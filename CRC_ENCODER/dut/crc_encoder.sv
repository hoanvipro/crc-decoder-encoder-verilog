==> flow/design.v <==
module crc4encoder (
  clk,
  resetn,
  ctrlen,
  datain,
  genPoly,
  crcSeq,
  crcready);
  parameter DATAWIDTH = 4'd10;
  parameter CRCWIDTH  = 4'd4;
  input clk;
  input resetn;
  input ctrlen;
  input [DATAWIDTH - 1:0] datain;
  input [CRCWIDTH :0] genPoly;
  output wire [CRCWIDTH - 1 : 0] crcSeq;
  output crcready;
  reg  calStatus;
  wire crcMaxcounter;
  reg  [3:0] crccounter;
  reg [CRCWIDTH - 1:0]           crcSeqreg;
  reg [(DATAWIDTH - 1) - CRCWIDTH: 0] dataLSBreg;
  reg [CRCWIDTH - 1 : 0] genPolyreg;
  always@(posedge clk) begin
    if(~resetn)
      calStatus <= 1'b0;
    else if(crcMaxcounter)
        calStatus <= 1'b0;
    else if (ctrlen)
      	calStatus <= 1'b1;
    else
      	calStatus <= calStatus;
  end
  assign crcready = ~calStatus;
  always@(posedge clk) begin
    if(~resetn)
      genPolyreg <= 0;
    else if(ctrlen)
      genPolyreg <= genPoly[CRCWIDTH -1 :0];
    else
      genPolyreg <= genPolyreg;
  end
  always@(posedge clk) begin
    if(~resetn)
      crccounter <= 4'b0;
    else if(crcMaxcounter)
      crccounter <= 4'b0;
    else if(calStatus)
      crccounter <= crccounter + 1'b1;
    else 
      crccounter <= crccounter;
  end
  assign crcMaxcounter = (crccounter == DATAWIDTH - 1) ? 1'b1 : 1'b0;
  always@(posedge clk) begin
    if(~resetn)
      dataLSBreg <= 0;
    else if(ctrlen)
      dataLSBreg <= datain[(DATAWIDTH - 1) - CRCWIDTH: 0];
    else if (calStatus)
      dataLSBreg <= #1 dataLSBreg << 1;
    else
      dataLSBreg <= dataLSBreg;
  end
  always@(posedge clk) begin
    if(~resetn)
      crcSeqreg <= 0;
   else if(ctrlen)
      crcSeqreg <= datain[DATAWIDTH -1 : DATAWIDTH- CRCWIDTH];
    else if(calStatus) begin
     if(crcSeqreg[CRCWIDTH -1]) begin
        crcSeqreg[CRCWIDTH -1 : 1] <= crcSeqreg[CRCWIDTH -2 : 0] ^ genPolyreg[CRCWIDTH -1 : 1];
		  crcSeqreg[0] <= dataLSBreg[(DATAWIDTH - 1) - CRCWIDTH] ^ genPolyreg[0];
		  end
      else
   	crcSeqreg[CRCWIDTH -1 : 0] <= {crcSeqreg[CRCWIDTH -2 : 0], dataLSBreg[(DATAWIDTH - 1) - CRCWIDTH]};
      end
    else
      crcSeqreg <= crcSeqreg;
  end
  assign crcSeq = crcSeqreg;  
endmodule
* Step by step through the tools: crc4encoder
The steps from the RTL of crc4encoder to its reports follow in flow order.
Lines are those of the file above, counted from 1.
Operators: Yosys type, input widths -> output width; for muxes data width and select width s.
Not given: n/a
- Top :: crc4encoder
- Clock :: clk
- Library :: sky130hd
- Corner :: tt_025C_1v80

* Word-level counts
Counts by Yosys on the flattened word-level netlist (proc, flatten, opt, wreduce; memories kept). Register bits leave out memories and registers merged into their read ports (data or address). Print and check cells are left out. Cells with the same type and inputs are merged into one.
- Flip-flop bits (word level) :: 19
- Bits of input ports :: 18
- Output and inout port bits :: 5
- Elaborated cells :: 22
- Add/subtract/negate cells :: 1
- Equal/unequal tests :: 1
- Mux-type cells :: 9
- Bitwise gates (word level) :: 4
- Reductions and logical operators :: 2
** Operators by type and width (count)
- $mux 6 :: 2
- $mux 3 :: 3
- $add 4x1->4 const B :: 1
- $eq 4x4->1 const B :: 1
- $mux 1 :: 4
- $xor 3x3->3 :: 1
- $not 1->1 :: 2
- $reduce_bool 2->1 :: 1
- $reduce_or 2->1 :: 1
- $xor 1x1->1 :: 1

* Longest topological paths
Depth = most cells in a row (Yosys ltp): at word level without a register or memory, in the mapped netlist without a sequential cell, where the memories' decode and read muxes count.
- Depth after elaboration :: 4
- ABC_AREA :: 0
- Depth in mapped cells :: 5
- Gate-level depth less buffers :: 5

* Mapped cells and area
The flow's flattened synthesis, as Yosys stat reports it; memories are mapped. The netlist is that of the ABC_AREA named above (0 if unset); the other value can give another one.
The area totals of this step are shown rounded.
- Cells in the netlist :: 96
- Synthesis area :: 867.1 µm²
- Sequential area :: 380.4 µm²
- Flip-flops :: 19
- Buffers :: 5
** Cell types
- sky130_fd_sc_hd__dfxtp_1 :: count 19, total area 380.365 µm²
- sky130_fd_sc_hd__mux2i_1 :: count 9, total area 90.086 µm²
- sky130_fd_sc_hd__nor2_1 :: count 12, total area 45.043 µm²
- sky130_fd_sc_hd__o21ai_1 :: count 8, total area 40.038 µm²
- sky130_fd_sc_hd__and2_1 :: count 5, total area 31.28 µm²
- sky130_fd_sc_hd__nor2b_1 :: count 5, total area 31.28 µm²
- sky130_fd_sc_hd__a32o_1 :: count 3, total area 30.029 µm²
- sky130_fd_sc_hd__nand2_1 :: count 7, total area 26.275 µm²
- sky130_fd_sc_hd__ha_1 :: count 2, total area 25.024 µm²
- sky130_fd_sc_hd__a21oi_1 :: count 4, total area 20.019 µm²
- sky130_fd_sc_hd__and3_1 :: count 3, total area 18.768 µm²
- sky130_fd_sc_hd__xor2_1 :: count 2, total area 17.517 µm²
- sky130_fd_sc_hd__o31ai_1 :: count 2, total area 15.014 µm²
- sky130_fd_sc_hd__nand4_1 :: count 2, total area 12.512 µm²
- sky130_fd_sc_hd__buf_6 :: count 1, total area 11.261 µm²
- sky130_fd_sc_hd__buf_2 :: count 2, total area 10.01 µm²
- sky130_fd_sc_hd__o21ai_2 :: count 1, total area 8.758 µm²
- sky130_fd_sc_hd__xnor2_1 :: count 1, total area 8.758 µm²
Other cell types: 8; their cells: 8.

* Timing after synthesis
OpenSTA on the mapped netlist: ideal clock, no wires. The path of least setup slack (recovery checks aside). Input and output delay are each 20% of the period. Register names are those of the netlist, which keeps one name where synthesis merged equal registers.
- Path type :: register -> register
- Start point :: register crcSeqreg[3]
- End point :: register crcSeqreg[0]
- Clock period :: 1110 ps
- Library setup time :: 117 ps
- Launch time at the first pin :: 0 ps
- Arrival :: 868 ps
- Data required time :: 993 ps
- Slack :: 125 ps
- Delay of the path :: 985 ps
- Stages :: 4
- Buffers on the path :: 0
- Synthesis period reached :: 985 ps
"delay of the path" = arrival - input delay + setup time.
"stages" counts driving pins, that of a launching flip-flop among them; a cell with two outputs on the path counts twice.
"synthesis period reached" = period - worst setup slack (recovery checks aside). The figure is calculated, with input and output delays left at 20% of the set period.
Between the ends stands the longest chain of elaborated cells between them, by number of cells; it is not shown to be the way that was timed. Of several equally long chains one is given.
A line is the first line of the expression or statement that the cell stems from. Yosys adds cells for indexed reads and writes and turns some case tables into memories.
At most two assigning lines are given for a register; there are more.
- Cell sequence :: sky130_fd_sc_hd__dfxtp_1 -> sky130_fd_sc_hd__and3_1 -> sky130_fd_sc_hd__o21ai_1 -> sky130_fd_sc_hd__a32o_1
- Cells in the longest elaborated chain :: 3
- Elaborated cells between the ends (all ways) :: 3
- Source lines of those cells :: 3
- Classes of those cells :: mux (3)
** RTL lines, path post-synthesis
- start, declared :: line 21 : reg [CRCWIDTH - 1:0]           crcSeqreg;
- start, assigned :: line 68 : crcSeqreg <= datain[DATAWIDTH -1 : DATAWIDTH- CRCWIDTH];
- start, assigned :: line 71 : crcSeqreg[CRCWIDTH -1 : 1] <= crcSeqreg[CRCWIDTH -2 : 0] ^ genPolyreg[CRCWIDTH -1 : 1];
- $mux 1 :: line 70 : if(crcSeqreg[CRCWIDTH -1]) begin
- $mux 1 :: line 69 : else if(calStatus) begin
- $mux 1 :: line 67 : else if(ctrlen)
- end, assigned :: line 68
- end, assigned :: line 72 : crcSeqreg[0] <= dataLSBreg[(DATAWIDTH - 1) - CRCWIDTH] ^ genPolyreg[0];
- end, declared :: line 21

* Path in the finished layout
Path of least setup slack in the final report of run 1 (OpenROAD, finished layout, wires in). Where an end is a register, its clock arrival counts in the times.
The path's times are printed in steps of 10 ps; the period is the one set.
- Path type :: register -> register
- Start point :: register calStatus
- End point :: register crcSeqreg[0]
- Clock period :: 607 ps
- Library setup time :: 100 ps
- Launch time at the first pin :: 290 ps
- Arrival :: 1230 ps
- Data required time :: 800 ps
- Slack :: -440 ps
- Stages :: 6
- Buffers on the path :: 2
Between the ends stands the longest chain of elaborated cells between them, by number of cells; it is not shown to be the way that was timed. Of several equally long chains one is given.
At most two assigning lines are given for a register; there are more.
- Cell sequence :: sky130_fd_sc_hd__dfxtp_4 -> sky130_fd_sc_hd__buf_6 -> sky130_fd_sc_hd__buf_4 -> sky130_fd_sc_hd__nor2_2 -> sky130_fd_sc_hd__nor2_1 -> sky130_fd_sc_hd__a32o_1
- Cells in the longest elaborated chain :: 2
- Elaborated cells between the ends (all ways) :: 3
- Source lines of those cells :: 2
- Classes of those cells :: mux (2); reduce/logical (1)
** RTL lines, path after layout
- start, declared :: line 18 : reg  calStatus;
- start, assigned :: line 26 : calStatus <= 1'b0;
- start, assigned :: line 32 : calStatus <= calStatus;
- $mux 1 :: line 69 : else if(calStatus) begin
- $mux 1 :: line 67 : else if(ctrlen)
- end, assigned :: line 68 : crcSeqreg <= datain[DATAWIDTH -1 : DATAWIDTH- CRCWIDTH];
- end, assigned :: line 72 : crcSeqreg[0] <= dataLSBreg[(DATAWIDTH - 1) - CRCWIDTH] ^ genPolyreg[0];
- end, declared :: line 21 : reg [CRCWIDTH - 1:0]           crcSeqreg;

Lab notebook: crc4encoder

Measured results for crc4encoder: 2 stored runs of the Yosys and OpenROAD flow on sky130hd. The settings differ; the order carries no meaning. The constraints put input and output delay at 20% of the set period each and load the outputs with 0.01 pF.
"period reached" = clock period - worst setup slack. The figure is calculated, with input and output delays left at 20% of the set period.
"allowed time less slack (worst setup path)": the worst setup path's part of the clock period (all of it between registers, 20% less for each end at a port) less its slack. A launch clock that arrives late makes it longer, a capture clock that arrives late makes it shorter.
"power consumption": no workload was simulated; the value follows from the tool's default switching activity.
"allowed time less slack (worst setup path)" is given in steps of 10 ps.
Measured values are rounded.

** Run 1
- Settings :: period_ns=0.607; CORE_UTILIZATION=34; PLACE_DENSITY_LB_ADDON=0.29; CELL_PAD_IN_SITES_GLOBAL_PLACEMENT=3; CELL_PAD_IN_SITES_DETAIL_PLACEMENT=0; MIN_ROUTING_LAYER=met1; MAX_ROUTING_LAYER=met5; CAP_MARGIN=20; CORE_MARGIN=2; SLEW_MARGIN=20
- Period reached :: 1,044 ps
- Mapped cell area after synthesis :: 867.1 µm²
- Power consumption :: 2,690 µW
- Smallest hold slack :: 378 ps
- Die size :: 2,970 µm²
- Standard-cell area after layout :: 1,374 µm²
- Utilization after routing :: 56.0%
- Allowed time less slack (worst setup path) :: 1,040 ps
- Worst setup path kind :: register -> register
- Worst setup slack after layout :: -437 ps
- Total negative slack on setup checks :: -7,021 ps

** Run 2
- Settings :: period_ns=1.23; CORE_UTILIZATION=51; PLACE_DENSITY=0.9; HOLD_SLACK_MARGIN=-0.1; CELL_PAD_IN_SITES_GLOBAL_PLACEMENT=0; CELL_PAD_IN_SITES_DETAIL_PLACEMENT=1; TNS_END_PERCENT=20; GPL_ROUTABILITY_DRIVEN=1; CTS_CLUSTER_DIAMETER=30; MIN_ROUTING_LAYER=met2; MAX_ROUTING_LAYER=met4; CAP_MARGIN=20; CORE_MARGIN=2; SLEW_MARGIN=20
- Outcome :: incomplete, clock tree synthesis halted on DPL-0033
